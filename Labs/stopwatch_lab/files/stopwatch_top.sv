==> flow/design.v <==
`default_nettype none
module SevenSegmentControl (
    input wire logic            clk,
    input wire logic            reset,
    input wire logic    [15:0]  dataIn,
    input wire logic    [3:0]   digitDisplay,
    input wire logic    [3:0]   digitPoint,
    output logic        [3:0]   anode,
    output logic        [7:0]   segment
    );
    parameter integer COUNT_BITS = 17;
    logic   [COUNT_BITS-1:0]    count_val;
    logic   [1:0]               anode_select;
    logic   [3:0]               cur_anode;
    logic   [3:0]               cur_data_in;
    always_ff @(posedge clk) begin
        if (reset)
            count_val <= 0;
        else
            count_val <= count_val + 1;
    end
    assign anode_select = count_val[COUNT_BITS-1:COUNT_BITS-2];
    assign cur_anode =
        (anode_select == 2'b00) ? 4'b1110 :
        (anode_select == 2'b01) ? 4'b1101 :
        (anode_select == 2'b10) ? 4'b1011 :
        4'b0111 ;
    assign anode = cur_anode | (~digitDisplay);
    assign cur_data_in =
        (anode_select == 2'b00) ? dataIn[3:0] :
        (anode_select == 2'b01) ? dataIn[7:4] :
        (anode_select == 2'b10) ? dataIn[11:8]:
        dataIn[15:12] ;
    assign segment[7] =
        (anode_select == 2'b00) ? ~digitPoint[0] :
        (anode_select == 2'b01) ? ~digitPoint[1] :
        (anode_select == 2'b10) ? ~digitPoint[2] :
        ~digitPoint[3] ;
    assign segment[6:0] =
        (cur_data_in ==  0) ? 7'b1000000 :
        (cur_data_in ==  1) ? 7'b1111001 :
        (cur_data_in ==  2) ? 7'b0100100 :
        (cur_data_in ==  3) ? 7'b0110000 :
        (cur_data_in ==  4) ? 7'b0011001 :
        (cur_data_in ==  5) ? 7'b0010010 :
        (cur_data_in ==  6) ? 7'b0000010 :
        (cur_data_in ==  7) ? 7'b1111000 :
        (cur_data_in ==  8) ? 7'b0000000 :
        (cur_data_in ==  9) ? 7'b0010000 :
        (cur_data_in == 10) ? 7'b0001000 :
        (cur_data_in == 11) ? 7'b0000011 :
        (cur_data_in == 12) ? 7'b1000110 :
        (cur_data_in == 13) ? 7'b0100001 :
        (cur_data_in == 14) ? 7'b0000110 :
        7'b0001110 ;
endmodule
module mod_counter #(parameter MOD_VALUE=10, WID=4) (
    input wire logic clk, reset, increment,
    output logic rollover,
    output logic [WID-1:0] count
    );
    always_ff @(posedge clk)
        if (reset)
            count <= 0;
        else if (increment)
        begin
            if (count == MOD_VALUE-1)
                count <= 0;
            else
                count <= count + 1;
        end
    assign rollover = ((count == MOD_VALUE-1) && (increment == 1))?1'b1:1'b0;
endmodule
module stopwatch(
    input wire logic clk, reset, run,
    output logic [3:0] digit0, digit1, digit2, digit3
    );
    logic [19:0] count;
    logic [3:0] rollover;
    logic pulse;
    mod_counter #(1000000, 20) C4(.count(count), .rollover(pulse), .clk(clk), .reset(reset), .increment(run));
    mod_counter C0(.count(digit0), .rollover(rollover[0]), .clk(clk), .reset(reset), .increment(pulse));
    mod_counter C1(.count(digit1), .rollover(rollover[1]), .clk(clk), .reset(reset), .increment(rollover[0]));
    mod_counter C2(.count(digit2), .rollover(rollover[2]), .clk(clk), .reset(reset), .increment(rollover[1]));
    mod_counter #(6, 4) C3(.count(digit3), .rollover(rollover[3]), .clk(clk), .reset(reset), .increment(rollover[2]));
endmodule
module stopwatch_top(
    input wire logic clk, btnc, sw,
    output logic [3:0] anode,
    output logic [7:0] segment
    );
    logic [15:0] data;
    SevenSegmentControl SS0(.clk(clk), .reset(btnc), .dataIn(data), .digitDisplay(4'b1111), .digitPoint(4'b1111), .anode(anode), .segment(segment));
    stopwatch SW0(.clk(clk), .reset(btnc), .run(sw), .digit0(data[3:0]), .digit1(data[7:4]), .digit2(data[11:8]), .digit3(data[15:12]));
endmodule
* Step by step through the tools: stopwatch_top *
The steps from the RTL of stopwatch_top to its reports follow in flow order.
Line numbers count from 1 in the design file above.
Operators: Yosys type, input widths -> output width; for muxes data width and select width s.
Not given: --

inputs
  design top = stopwatch_top
  clock = clk
  cell library = sky130hd
  library corner = tt_025C_1v80

* Word-level counts *
Yosys after proc, flatten, opt, wreduce and memory -nomap, before mapping. Enables and synchronous resets that opt folds into registers are not counted as muxes. Memory bits, and registers merged into a memory's read port (data or address), are not among the register bits. Print and check cells are not counted. Equal cells are merged and count once.

bit counts
  register bits = 53
  latch bits = 0
  RAM bits = 0
  memory bits (read-only) = 0
  word width x clocked read ports = 0
  memories kept = 0
  input port bits = 3
  output and inout port bits = 12
  elaborated cells = 69

cells by class
  add/sub/neg operators = 6
  $mul = 0
  divide/modulo/power cells = 0
  $lt $le $gt $ge = 0
  equality and inequality tests = 21
  shifts and indexed selects = 0
  mux-type cells = 30
  bitwise gates (word level) = 0
  reductions and logical operators = 6

operator list
  cell                   number
  $mux 7                 14
  $mux 4                 11
  $eq 4x4->1 const B     10
  $add 20x1->20 const B  1
  $eq 20x20->1 const B   1
  $eq 4x3->1 const B     5
  $mux 20                1
  $add 17x1->17 const B  1
  $add 4x1->4 const B    4
  $eq 4x2->1 const B     2
  $logic_and 1x1->1      4
  $eq 4x1->1 const B     1
  $logic_not 4->1        1
  $mux 1                 4
  $eq 2x1->1 const B     1
  $eq 2x2->1 const B     1
  $logic_not 2->1        1

* Depth *
Depth = most cells in a row (Yosys ltp): at word level without a register or memory, in the mapped netlist without a sequential cell, where the memories' decode and read muxes count.

depth
  word-level depth = 20
  ABC_AREA = 0
  gate-level depth with buffers = 7
  mapped depth without buffers = 6

* Synthesis result *
Source: synth_stat.txt of the flow (Yosys; design flattened, memories mapped). It holds for the ABC_AREA given above (unset counts as 0); a run with the other value may have another netlist.

mapped netlist
  mapped cells = 323
  mapped area = 2725.1 um2
  sequential area = 1061.0 um2
  flip-flop cells = 53
  buffers = 14

cells by type
  cell                       number
  sky130_fd_sc_hd__dfxtp_1   53
  sky130_fd_sc_hd__nor2_1    63
  sky130_fd_sc_hd__xor2_1    20
  sky130_fd_sc_hd__xnor2_1   17
  sky130_fd_sc_hd__mux4_2    4
  sky130_fd_sc_hd__nand2_1   22
  sky130_fd_sc_hd__nand4_1   13
  sky130_fd_sc_hd__nor2b_1   10
  sky130_fd_sc_hd__nand3_1   10
  sky130_fd_sc_hd__clkbuf_1  12
  sky130_fd_sc_hd__nor3_1    9
  sky130_fd_sc_hd__inv_1     11
  sky130_fd_sc_hd__mux2i_1   4
  sky130_fd_sc_hd__nand3b_1  5
  sky130_fd_sc_hd__and3_1    5
  sky130_fd_sc_hd__nand2b_1  5
  sky130_fd_sc_hd__a21oi_1   6
  sky130_fd_sc_hd__o21ai_0   6

Other cell types: 31; their cells: 48.
By module: a second synthesis without flattening, with its own total; a netlist apart from the flattened one above.

unflattened totals
  cells (unflattened synthesis) = 322
  area total of the unflattened synthesis = 2897.8 um2

Each row is one instance without its submodules.

modules
  module               instances  cells  area (um2)
  SevenSegmentControl  1          128    1146.1
  mod_counter          1          117    1008.5
  mod_counter          3          19     187.7
  mod_counter          1          19     176.4
  stopwatch_top        1          1      3.8
  stopwatch            1          0      0.0

* Path before layout *
Path of least setup slack by OpenSTA after synthesis, without wires, with an ideal clock, recovery checks aside; 20% of the period is set as input and as output delay. Where synthesis merged equal registers, the netlist keeps one of their names.

timing after synthesis
  path type = flip-flop to output port
  start = register SS0.count_val[15]
  end = output segment[5]
  clock period = 2.46 ns
  external output delay = 0.492 ns
  data arrival time = 1.931 ns
  data required time = 1.968 ns
  slack = 0.037 ns
  delay of the path = 1.931 ns
  stages on the path = 8
  synthesis period reached = 2.423 ns

"delay of the path" is the arrival time less input delay plus setup time.
At an output port there is no setup time.
"stages on the path": output pins that drive a net of the path, with the launching flip-flop's if there is one; two outputs of one cell count as two.
"synthesis period reached" = period - worst setup slack (recovery checks aside). The figure is calculated, with input and output delays left at 20% of the set period.
Between the ends stands the longest chain of elaborated cells between them, by number of cells; it is not shown to be the way that was timed. Of several equally long chains one is given.
A line is the first line of the expression or statement that the cell stems from. Yosys adds cells for indexed reads and writes and turns some case tables into memories.

on the way, after synthesis
  path through = sky130_fd_sc_hd__dfxtp_1 > sky130_fd_sc_hd__clkbuf_1 > sky130_fd_sc_hd__mux4_2 > sky130_fd_sc_hd__clkbuf_1 > sky130_fd_sc_hd__nor2b_1 > sky130_fd_sc_hd__inv_1 > sky130_fd_sc_hd__a21oi_1 > sky130_fd_sc_hd__o21ai_0
  length of the longest elaborated chain = 19
  elaborated cells on any way between the ends = 34
  those cells by class = 15 x eq/ne; 17 x mux; 2 x reduce/logical

RTL lines, path after synthesis
  item           line  RTL
  from (decl)    12    logic   [COUNT_BITS-1:0]    count_val;
  from (assign)  18    count_val <= 0;
  from (assign)  20    count_val <= count_val + 1;
  $eq 2x2->1     32    (anode_select == 2'b10) ? dataIn[11:8]:
  $mux 4         32
  $mux 4         31    (anode_select == 2'b01) ? dataIn[7:4] :
  $mux 4         30    (anode_select == 2'b00) ? dataIn[3:0] :
  $eq 4x4->1     53    (cur_data_in == 13) ? 7'b0100001 :
  $mux 7         53
  $mux 7         52    (cur_data_in == 12) ? 7'b1000110 :
  (+5 left out)  --
  $mux 7         46    (cur_data_in ==  6) ? 7'b0000010 :
  $mux 7         45    (cur_data_in ==  5) ? 7'b0010010 :
  $mux 7         44    (cur_data_in ==  4) ? 7'b0011001 :
  $mux 7         43    (cur_data_in ==  3) ? 7'b0110000 :
  $mux 7         42    (cur_data_in ==  2) ? 7'b0100100 :
  $mux 7         41    (cur_data_in ==  1) ? 7'b1111001 :
  $mux 7         40    (cur_data_in ==  0) ? 7'b1000000 :
  to (decl)      90    output logic [7:0] segment

* Worst path after layout *
Path of least setup slack in the final report of record 1 (OpenROAD, finished layout, wires in). Where an end is a register, its clock arrival counts in the times.

timing after layout
  path type = flip-flop to output port
  start = register SS0.count_val[15]
  end = output segment[3]
  clock period = 1.88 ns
  external output delay = 0.38 ns
  data arrival time = 1.99 ns
  data required time = 1.50 ns
  slack = -0.48 ns
  stages on the path = 8

Between the ends stands the longest chain of elaborated cells between them, by number of cells; it is not shown to be the way that was timed. Of several equally long chains one is given.

on the way, after layout
  path through = sky130_fd_sc_hd__dfxtp_4 > sky130_fd_sc_hd__mux4_2 > sky130_fd_sc_hd__buf_12 > sky130_fd_sc_hd__nand2b_4 > sky130_fd_sc_hd__nor2_4 > sky130_fd_sc_hd__a211oi_2 > sky130_fd_sc_hd__a31oi_2 > sky130_fd_sc_hd__buf_2
  length of the longest elaborated chain = 20
  elaborated cells on any way between the ends = 36
  those cells by class = 16 x eq/ne; 18 x mux; 2 x reduce/logical

RTL lines, path after layout
  item           line  RTL
  from (decl)    12    logic   [COUNT_BITS-1:0]    count_val;
  from (assign)  18    count_val <= 0;
  from (assign)  20    count_val <= count_val + 1;
  $eq 2x2->1     32    (anode_select == 2'b10) ? dataIn[11:8]:
  $mux 4         32
  $mux 4         31    (anode_select == 2'b01) ? dataIn[7:4] :
  $mux 4         30    (anode_select == 2'b00) ? dataIn[3:0] :
  $eq 4x4->1     54    (cur_data_in == 14) ? 7'b0000110 :
  $mux 4         54
  $mux 7         53    (cur_data_in == 13) ? 7'b0100001 :
  (+6 left out)  --
  $mux 7         46    (cur_data_in ==  6) ? 7'b0000010 :
  $mux 7         45    (cur_data_in ==  5) ? 7'b0010010 :
  $mux 7         44    (cur_data_in ==  4) ? 7'b0011001 :
  $mux 7         43    (cur_data_in ==  3) ? 7'b0110000 :
  $mux 7         42    (cur_data_in ==  2) ? 7'b0100100 :
  $mux 7         41    (cur_data_in ==  1) ? 7'b1111001 :
  $mux 7         40    (cur_data_in ==  0) ? 7'b1000000 :
  to (decl)      90    output logic [7:0] segment

==> results <==
Stored flow runs of stopwatch_top (2 of them; Yosys, OpenROAD, sky130hd). They differ in their settings and are not a sequence. Constraints: input delay and output delay 20% of the set period each, output load 0.01 pF.
"achieved clock period (ns)" = clock period - worst setup slack. The figure is calculated, with input and output delays left at 20% of the set period.
"worst setup path time (ns)" means the part of the period allowed to the worst setup path (the constraints hold back 20% at inputs and 20% at outputs) less its slack; where the path has registers, the arrival times of their clocks count too.
"finish__power__total": no workload was simulated; the value follows from the tool's default switching activity.

settings of record 1
{
  "period_ns": 1.88,
  "CORE_UTILIZATION": 28,
  "CORE_ASPECT_RATIO": 0.65,
  "CORE_MARGIN": 2,
  "GPL_ROUTABILITY_DRIVEN": 1,
  "SLEW_MARGIN": 30,
  "MAX_ROUTING_LAYER": "met4",
  "CAP_MARGIN": 20
}
report of record 1
yosys chip area after synthesis (um^2): 2725.1
finish__design__die__area: 10555.9
finish__design__instance__area__stdcell: 4110.2
finish__design__instance__utilization: 0.4427
finish__timing__setup__ws: -0.482
finish__timing__setup__tns: -12.508
finish__timing__hold__ws: 0.451
finish__power__total: 2.161e-03
achieved clock period (ns): 2.362
worst setup path time (ns): 1.99
worst setup path kind: flip-flop to output port

settings of record 2
{
  "period_ns": 1.92,
  "CORE_UTILIZATION": 72,
  "SETUP_SLACK_MARGIN": 0.22,
  "PLACE_DENSITY_LB_ADDON": 0.28,
  "CORE_ASPECT_RATIO": 1.62,
  "CELL_PAD_IN_SITES_GLOBAL_PLACEMENT": 1,
  "CELL_PAD_IN_SITES_DETAIL_PLACEMENT": 1,
  "ABC_AREA": 0,
  "CTS_CLUSTER_SIZE": 68,
  "MIN_ROUTING_LAYER": "met1",
  "CAP_MARGIN": 20,
  "CORE_MARGIN": 2,
  "SLEW_MARGIN": 20
}
report of record 2: did not finish, place, FLW-0024
