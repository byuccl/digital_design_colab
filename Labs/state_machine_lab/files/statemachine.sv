==> flow/design.v <==
module OneShot(
  input wire logic clk, reset, in,
  output logic out
);
    logic inputhold;
    always_ff @(posedge clk) begin
        out <= 0;
        inputhold <= 0;
        if ((!in) || reset) begin
          out <= 0;
          inputhold <= 0;
        end else if (in && !inputhold) begin
          out <= 1;
          inputhold <= 1;
        end else begin
          out <= 0;
          inputhold <= 1;
        end
    end
endmodule
module StateMachine(
  input wire logic btnd, btnu, btnc, btnl, btnr,
  input wire logic [15:0] sw,
  input wire logic clk,
  output logic [15:0] led
);
logic Q, oneshotQ, oneshotbtnc, reset;
assign Q = btnu | btnc | btnl | btnr;
typedef enum { SETUP, IDLE, COMB1, COMB2, COMB3, UNLOCKED, ERR} StateType;
StateType ns, cs;
OneShot OS1(.in(btnc), .clk(clk), .reset(reset), .out(oneshotbtnc));
OneShot OS2(.in(Q), .clk(clk), .reset(reset),  .out(oneshotQ));
always_comb 
begin
  ns = ERR;
  led = 0;
  reset = 0;
  if (btnd) begin
    ns = SETUP;
  end else case (cs)
    SETUP: begin
      reset = 1;
      ns = IDLE;
    end
    IDLE: begin
      if (oneshotbtnc) begin
        ns = COMB1;
      end else begin
        ns = IDLE;
      end
    end
    COMB1: begin
      led = 1;
      if (oneshotQ && (sw == 16'b0000000000000001)) begin
        ns = COMB2;
      end else if (oneshotQ) begin
        ns = IDLE;
      end else begin
        ns = COMB1;
      end
    end
    COMB2: begin
      led = 2;
      if (oneshotQ && (sw == 16'b1111001111001111)) begin
        ns = COMB3;
      end else if (oneshotQ) begin
        ns = IDLE;
      end else begin
        ns = COMB2;
      end
    end
    COMB3: begin
      led = 3;
      if (oneshotQ && (sw == 16'b0100101010100111)) begin
        ns = UNLOCKED;
      end else if (oneshotQ) begin
        ns = IDLE;
      end else begin
        ns = COMB3;
      end
    end
    UNLOCKED: begin
      led = 'hffff;
      if (oneshotbtnc) begin
        ns = IDLE;
      end else begin
        ns = UNLOCKED;
      end
    end
  endcase
end
always_ff @(posedge clk) begin
  cs <= ns;
end
endmodule
From RTL to reports: StateMachine

The steps from the RTL of StateMachine to its reports follow in flow order.
Lines are those of the file above, counted from 1.
Cell names lack the library's common part.
Not given: --

Design top: StateMachine
Clock port: clk
Standard-cell library: sky130hd
Library corner: tt_025C_1v80

Word-level counts

Counts by Yosys on the flattened word-level netlist (proc, flatten, opt, wreduce; memories kept). Register bits leave out memories and registers merged into their read ports (data or address); mux counts leave out enables and synchronous resets folded into registers. Print and check cells are left out. Cells with the same type and inputs are merged into one.

Register bits: 36
Bits in latches: 0
RAM bits: 0
Bits in read-only memories: 0
Clocked read ports x word width: 0
Memory cells: 0
Input port bits: 22
Output and inout bits: 16
Word-level cells: 45

Add/subtract/negate cells: 0
Multiply operators: 0
Div/mod/pow operators: 0
$lt $le $gt $ge: 0
Equality and inequality tests: 8
Shifts and indexed selects: 0
Multiplexer cells: 17
Bitwise logic cells: 3
Reduce/logical cells: 12

Operators with widths:

| cell                                                               | number |
| 32-bit by 2-bit == test with 1-bit output (second input constant)  | 2 |
| 32-bit by 3-bit == test with 1-bit output (second input constant)  | 2 |
| 16-bit case mux with 4-bit select                                  | 1 |
| 32-bit by 1-bit == test with 1-bit output (second input constant)  | 1 |
| 32-bit zero test                                                   | 1 |
| 3-bit case mux with 6-bit select                                   | 1 |
| 16-bit by 1-bit == test with 1-bit output (second input constant)  | 1 |
| 16-bit by 15-bit == test with 1-bit output (second input constant) | 1 |
| 16-bit == test (second input constant)                             | 1 |
| 16-bit two-way mux                                                 | 1 |
| 3-bit two-way mux                                                  | 4 |
| 2-bit two-way mux                                                  | 4 |
| 1-bit two-way mux                                                  | 6 |
| 1-bit logical AND                                                  | 5 |
| 1-bit zero test                                                    | 4 |
| 1-bit OR                                                           | 3 |
| 1-bit logical OR                                                   | 2 |

Logic depth

Longest topological path by Yosys (ltp), each cell counted once; first at word level (registers and memories cut), then after technology mapping (sequential cells cut; the memories' decode and read muxes count).

Word-level depth: 6
ABC_AREA: 0
Mapped depth: 4
Gate-level depth less buffers: 4

Netlist

Source: synth_stat.txt of the flow (Yosys; design flattened, memories mapped). It holds for the ABC_AREA given above (unset counts as 0); a run with the other value may have another netlist.
Totals and module areas in this step are rounded.

Cell types:

| cell     | number | area in all (um2) |
| dfxtp_1  | 10     | 200.192 |
| buf_4    | 13     | 97.594 |
| nor4_4   | 1      | 21.27 |
| nor3_1   | 4      | 20.019 |
| nand4_1  | 3      | 18.768 |
| nor2_1   | 5      | 18.768 |
| nor2b_1  | 3      | 18.768 |
| a21oi_1  | 3      | 15.014 |
| nand2_1  | 4      | 15.014 |
| nand3b_1 | 2      | 15.014 |
| a31oi_1  | 2      | 12.512 |
| nand2b_1 | 2      | 12.512 |
| mux2_2   | 1      | 11.261 |
| o41a_1   | 1      | 11.261 |
| or4_4    | 1      | 11.261 |
| or4b_1   | 1      | 10.01 |
| a311oi_1 | 1      | 8.758 |
| and4_1   | 1      | 8.758 |

Other cell types: 10; their cells: 10.

Mapped cells: 68
Cell area after synthesis: 587 um2
Area of sequential cells: 200 um2
Mapped flip-flops: 10

By module: a second synthesis without flattening, with its own total; a netlist apart from the flattened one above.

Cell total of the unflattened synthesis: 68
Area (unflattened synthesis): 581 um2

Each row is one instance without its submodules.

Modules:

| module       | instances | cells | area (um2) | seq. area (um2) |
| StateMachine | 1         | 60    | 463        | 120 |
| OneShot      | 2         | 4     | 58.8       | 40.0 |

Timing after synthesis

OpenSTA on the mapped netlist: ideal clock, no wires. The path of least setup slack (recovery checks aside). Input and output delay are each 20% of the period. Register names are those of the netlist, which keeps one name where synthesis merged equal registers.

Path type: input-to-output
Start point: in btnd
End point: out led[10]
Period: 1.75 ns
Input delay: 0.350 ns
External output delay: 0.350 ns
Launch time at the first pin: 0.350 ns
Arrival: 1.383 ns
Data required time: 1.400 ns
Setup slack: 0.017 ns
Delay of the path: 1.033 ns
Stages: 3
Period reached after synthesis: 1.733 ns

"delay of the path" is the arrival time less input delay plus setup time.
A path that ends at an output port has no setup time.
"stages" counts driving pins, that of a launching flip-flop among them; a cell with two outputs on the path counts twice.
"period reached after synthesis" is the clock period less the worst setup slack; recovery checks do not enter. This is arithmetic on one report: input and output delays are still those of the set period (20% each).
Between the ends stands the longest chain of elaborated cells between them, by number of cells; it is not shown to be the way that was timed. Of several equally long chains one is given.
Each line given opens the expression or statement behind the cell; cells for indexed reads and writes are added by Yosys, which also makes memories of some case tables.

Cells stage by stage: clkbuf_1 -> nor2b_1 -> buf_4
Cells in the longest elaborated chain: 1
Elaborated cells on any way between the ends: 1
Those cells by class: mux (1)

Ends and longest elaborated chain, after synthesis:

| item               | line | text |
| from (decl)        | 22   | `input wire logic btnd, btnu, btnc, btnl, btnr,` |
| 16-bit two-way mux | 38   | `if (btnd) begin` |
| to (decl)          | 25   | `output logic [15:0] led` |

Worst path after layout

Path of least setup slack in the final report of run 1 (OpenROAD, finished layout, wires in). Where an end is a register, its clock arrival counts in the times.

Path type: input-to-output
Start point: in btnd
End point: out led[6]
Period: 2.8 ns
Input delay: 0.56 ns
External output delay: 0.56 ns
Launch time at the first pin: 0.56 ns
Arrival: 2.01 ns
Data required time: 2.24 ns
Setup slack: 0.23 ns
Stages: 4

Between the ends stands the longest chain of elaborated cells between them, by number of cells; it is not shown to be the way that was timed. Of several equally long chains one is given.

Cells stage by stage: clkdlybuf4s50_1 -> nor2b_1 -> buf_4 -> clkdlybuf4s50_1
Cells in the longest elaborated chain: 1
Elaborated cells on any way between the ends: 1
Those cells by class: mux (1)

Ends and longest elaborated chain, post-layout:

| item               | line | text |
| from (decl)        | 22   | `input wire logic btnd, btnu, btnc, btnl, btnr,` |
| 16-bit two-way mux | 38   | `if (btnd) begin` |
| to (decl)          | 25   | `output logic [15:0] led` |

Hand-over note for StateMachine

StateMachine through Yosys and OpenROAD on sky130hd: 2 stored runs, unordered, with their settings and measured results. The constraints put input and output delay at 20% of the set period each and load the outputs with 0.01 pF.
"critical path time" is the time allowed to the run's worst setup path (the clock period less input and output delay, where it has them) less its slack. Clock arrival times count: a late capture clock shortens it, a late launch clock lengthens it.
By "total power of the final layout" is meant OpenSTA's value without simulated activity: inputs other than the clock are taken to toggle once in ten clock periods, and the tool carries that through the logic.
The measured numbers are rounded.

## Run 1

==> flow/run.sh <==
#!/bin/bash
# the make line also repeats the synthesis and layout settings of config.mk as NAME=value (left out here)
make -C /OpenROAD-flow-scripts/flow DESIGN_CONFIG=/design/flow/config.mk WORK_HOME=/design/flow/orfs CLKGATE_MAP_FILE= finish
==> flow/config.mk <==
export PLATFORM = sky130hd
export DESIGN_NAME = StateMachine
export DESIGN_NICKNAME = StateMachine
export VERILOG_FILES = /design/flow/design.v
export SDC_FILE = /design/flow/constraint.sdc
export NUM_CORES = 4
export LEC_CHECK = 0
export CAP_MARGIN = 20
export CELL_PAD_IN_SITES_DETAIL_PLACEMENT = 0
export CELL_PAD_IN_SITES_GLOBAL_PLACEMENT = 0
export CORE_ASPECT_RATIO = 0.61
export CORE_MARGIN = 2
export CORE_UTILIZATION = 33
export CTS_CLUSTER_DIAMETER = 144
export SLEW_MARGIN = 0
==> flow/constraint.sdc <==
create_clock -name core_clock -period 2.8 [get_ports {clk}]
set_input_delay 0.5600 -clock core_clock [delete_from_list [all_inputs] [get_ports {clk}]]
set_output_delay 0.5600 -clock core_clock [all_outputs]
set_load 0.01 [all_outputs]

| result of run 1 | value |
|---|---|
| area of the die | 2140 um2 |
| critical path time | 1.45 ns |
| worst path kind | input-to-output |
| final design utilization | 58.3% |
| total power of the final layout | 0.339 mW |
| setup slack of the worst path | 0.226 ns |
| synthesized cell area | 587 um2 |

## Run 2

==> flow/run.sh <==
#!/bin/bash
# the make line also repeats the synthesis and layout settings of config.mk as NAME=value (left out here)
make -C /OpenROAD-flow-scripts/flow DESIGN_CONFIG=/design/flow/config.mk WORK_HOME=/design/flow/orfs CLKGATE_MAP_FILE= finish
==> flow/config.mk <==
export PLATFORM = sky130hd
export DESIGN_NAME = StateMachine
export DESIGN_NICKNAME = StateMachine
export VERILOG_FILES = /design/flow/design.v
export SDC_FILE = /design/flow/constraint.sdc
export NUM_CORES = 4
export LEC_CHECK = 0
export ABC_AREA = 0
export CAP_MARGIN = 20
export CELL_PAD_IN_SITES_DETAIL_PLACEMENT = 2
export CORE_MARGIN = 2
export CORE_UTILIZATION = 59
export CTS_CLUSTER_SIZE = 85
export GPL_TIMING_DRIVEN = 1
export MAX_ROUTING_LAYER = met5
export PLACE_DENSITY_LB_ADDON = 0.18
export SLEW_MARGIN = 5
==> flow/constraint.sdc <==
create_clock -name core_clock -period 3.79 [get_ports {clk}]
set_input_delay 0.7580 -clock core_clock [delete_from_list [all_inputs] [get_ports {clk}]]
set_output_delay 0.7580 -clock core_clock [all_outputs]
set_load 0.01 [all_outputs]

Run 2: did not finish, placement stopped with FLW-0024

End of note.
